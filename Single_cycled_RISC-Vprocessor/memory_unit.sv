==> flow/design.v <==
module memory_unit
#(
  parameter ADDRSIZE = 32,
  WORDSIZE = 32
) (
  input clk,
  input logic wren, rden,           
  input logic [ADDRSIZE-1:0] addr,  
  input logic [WORDSIZE-1:0] d,     
  output logic[WORDSIZE-1:0] q 
);
  logic [WORDSIZE-1:0] mem [0:2**ADDRSIZE-1];
  always @(posedge clk)
  begin
    if (wren)
      mem[addr] <= d;
    else
      mem[addr] <= mem[addr];
  end
  assign q = mem[addr];
  int i;
  initial
  begin
    for (i = 0; i < 2**ADDRSIZE-1; i=i+1)
      mem[i] = 0;
  end
endmodule
Reports on memory_unit
What the tools print for memory_unit, step after step.
Lines are those of the file above, counted from 1.
{ "inputs": {"design": "memory_unit", "clk_port": "clk", "lib": "sky130hd", "pvt_corner": "tt_025C_1v80"} }

Word-level counts
Counts by Yosys on the flattened word-level netlist (proc, flatten, opt, wreduce; memories kept). Register bits leave out memories and registers merged into their read ports (data or address); mux counts leave out enables and synchronous resets folded into registers. Print and check cells are left out. Cells with the same type and inputs are merged into one.
Memory sizes are those after Yosys's memory passes, which may raise the word count (mostly to a power of two), join words into wider ones and drop unused or constant bits.
{ "word_totals": {"output_inout_bits": 32, "inputBits": 67, "regBits": 0, "memories": 1, "mem_bits_rw": 64, "elab_cells": 7} }
{ "op_classes": {"logic": 1, "n_mux": 5} }
{ "memory_table": {"columns": ["memory", "words", "word_bits", "read_ports", "write_ports", "line", "text"], "rows": [
  ["mem", 2, 32, 1, 1, 12, "logic [WORDSIZE-1:0] mem [0:2**ADDRSIZE-1];"]
]} }
{ "op_table": {"columns": ["operator", "count"], "rows": [
  ["32-bit two-way mux", 3],
  ["1-bit two-way mux", 2],
  ["1-bit OR", 1]
]} }

Logic depth
Depth = most cells in a row (Yosys ltp): at word level without a register or memory, in the mapped netlist without a sequential cell, where the memories' decode and read muxes count.
{ "depth": {"word_depth": 2, "abc_area": 0, "mapped_depth": 5, "mapped_depth_nobuf": 3} }

Synthesis result
Source: synth_stat.txt of the flow (Yosys; design flattened, memories mapped). It holds for the ABC_AREA given above (unset counts as 0); a run with the other value may have another netlist.
{ "synth_totals": {"seqArea_um2": 1921.8, "buffers": 8, "yosys_area_um2": 2976.6, "stdcells": 158, "flip_flops": 64} }
{ "by_type": {"columns": ["type", "count", "type_area_um2"], "rows": [
  ["sky130_fd_sc_hd__edfxtp_1", 64, 1.92E+03],
  ["sky130_fd_sc_hd__mux2_4", 29, 435.418],
  ["sky130_fd_sc_hd__mux2_2", 35, 394.128],
  ["sky130_fd_sc_hd__nand4_1", 10, 62.56],
  ["sky130_fd_sc_hd__buf_12", 3, 60.058],
  ["sky130_fd_sc_hd__nor4_1", 8, 50.048],
  ["sky130_fd_sc_hd__buf_2", 3, 15.014],
  ["sky130_fd_sc_hd__or4_1", 2, 15.014],
  ["sky130_fd_sc_hd__buf_6", 1, 11.261],
  ["sky130_fd_sc_hd__nor2_1", 2, 7.507],
  ["sky130_fd_sc_hd__clkbuf_1", 1, 3.754]
]} }

Worst setup path after synthesis
Source: OpenSTA report_checks on the synthesized netlist (no wires, ideal clock, input and output delay 20% of the period each), path of least setup slack; recovery checks are left aside. Register names are those of the netlist, which keeps one name where synthesis merged equal registers.
{ "synth_timing": {"path_kind": "input to register", "start": "in addr[0]", "end": "mem (no name shown)", "input_delay_ns": 0.752, "path_buffers": 1, "path_stages": 4, "clock_period_ns": 3.76, "delay_ns": 2.484, "required_ns": 3.339, "setup_ns": 0.421, "arrival_time_ns": 2.815, "launch_ns": 0.752, "path_slack_ns": 0.524, "synth_period_reached_ns": 3.236} }
"delay_ns" = arrival - input delay + setup time.
"path_stages" counts driving pins, that of a launching flip-flop among them; a cell with two outputs on the path counts twice.
"synth_period_reached_ns" is the clock period less the worst setup slack; recovery checks do not enter. This is arithmetic on one report: input and output delays are still those of the set period (20% each).
Only ways into the end's enable, where the timed path ends, are counted here.
{ "synth_via": {"path_cell_list": "sky130_fd_sc_hd__buf_6 > sky130_fd_sc_hd__nand4_1 > sky130_fd_sc_hd__or4_1 > sky130_fd_sc_hd__nor2_1", "elab_chain_len": 0, "cells_between": 0, "cone_lines": 0} }
{ "synth_rtl": {"columns": ["item", "line", "text"], "rows": [
  ["from (decl)", 8, "input logic [ADDRSIZE-1:0] addr,"]
]} }

Path in the finished layout
Path of least setup slack in the final report of stored run 2 (OpenROAD, finished layout, wires in). Where an end is a register, its clock arrival counts in the times.
{ "layout_timing": {"path_kind": "input to output", "start": "in addr[0]", "end": "out q[29]", "input_delay_ns": 0.95, "launch_ns": 0.95, "path_slack_ns": 1.41, "path_stages": 3, "output_delay_ns": 0.95, "arrival_time_ns": 2.39, "path_buffers": 2, "required_ns": 3.80, "clock_period_ns": 4.75} }
Between the ends stands the longest chain of elaborated cells between them, by number of cells; it is not shown to be the way that was timed. Of several equally long chains one is given.
Each line given opens the expression or statement behind the cell; cells for indexed reads and writes are added by Yosys, which also makes memories of some case tables.
The chain passes a memory read, where the word-level depth is cut; so it can be longer than that depth.
{ "layout_via": {"path_cell_list": "sky130_fd_sc_hd__buf_4 > sky130_fd_sc_hd__mux2_2 > sky130_fd_sc_hd__clkdlybuf4s50_1", "elab_chain_len": 1, "cells_between": 1, "cone_lines": 1, "cone_classes": "1 x memory"} }
{ "layout_rtl": {"columns": ["item", "line", "text"], "rows": [
  ["from (decl)", 8, "input logic [ADDRSIZE-1:0] addr,"],
  ["memory 2 x 32 bit", 12, "logic [WORDSIZE-1:0] mem [0:2**ADDRSIZE-1];"],
  ["to (decl)", 10, "output logic[WORDSIZE-1:0] q"]
]} }

--- measured runs ---
Measured data: module memory_unit, platform sky130hd, 2 stored runs of the flow under differing settings, order arbitrary. Input and output delays are each 20% of the period that was set; the output load is 0.01 pF.
"achieved clock period (ns)" = clock period - worst setup slack. The figure is calculated, with input and output delays left at 20% of the set period.
"worst setup path time (ns)" is the time allowed to the run's worst setup path (the clock period less input and output delay, where it has them) less its slack. Clock arrival times count: a late capture clock shortens it, a late launch clock lengthens it.
By "finish__power__total" is meant OpenSTA's value without simulated activity: inputs other than the clock are taken to toggle once in ten clock periods, and the tool carries that through the logic.

settings of stored run 1
{
  "period_ns": 2.17,
  "CORE_UTILIZATION": 69,
  "SETUP_SLACK_MARGIN": 0.01,
  "PLACE_DENSITY": 0.45,
  "CORE_ASPECT_RATIO": 1.3,
  "ABC_AREA": 0,
  "GPL_TIMING_DRIVEN": 1,
  "CTS_CLUSTER_SIZE": 89,
  "CTS_CLUSTER_DIAMETER": 107,
  "SLEW_MARGIN": 10,
  "MIN_ROUTING_LAYER": "met1",
  "CAP_MARGIN": 20,
  "CORE_MARGIN": 2
}
report of stored run 1: did not finish, place, DPL-0033

settings of stored run 2
{
  "period_ns": 4.75,
  "CORE_UTILIZATION": 41,
  "SETUP_SLACK_MARGIN": 0.74,
  "PLACE_DENSITY_LB_ADDON": 0.03,
  "CELL_PAD_IN_SITES_GLOBAL_PLACEMENT": 0,
  "GPL_TIMING_DRIVEN": 1,
  "CTS_CLUSTER_SIZE": 83,
  "CTS_CLUSTER_DIAMETER": 43,
  "CAP_MARGIN": 5,
  "SLEW_MARGIN": 35,
  "MAX_ROUTING_LAYER": "met5",
  "CORE_MARGIN": 2
}
report of stored run 2
yosys chip area after synthesis (um^2): 2976.6
finish__design__die__area: 7957.5
finish__design__instance__area__stdcell: 4199.0
finish__design__instance__utilization: 0.5884
finish__timing__setup__ws: 1.411
finish__timing__setup__tns: 0.000
finish__timing__hold__ws: 0.706
finish__power__total: 1.124e-03
achieved clock period (ns): 3.339
worst setup path time (ns): 1.44
worst setup path kind: input to output
--- end ---
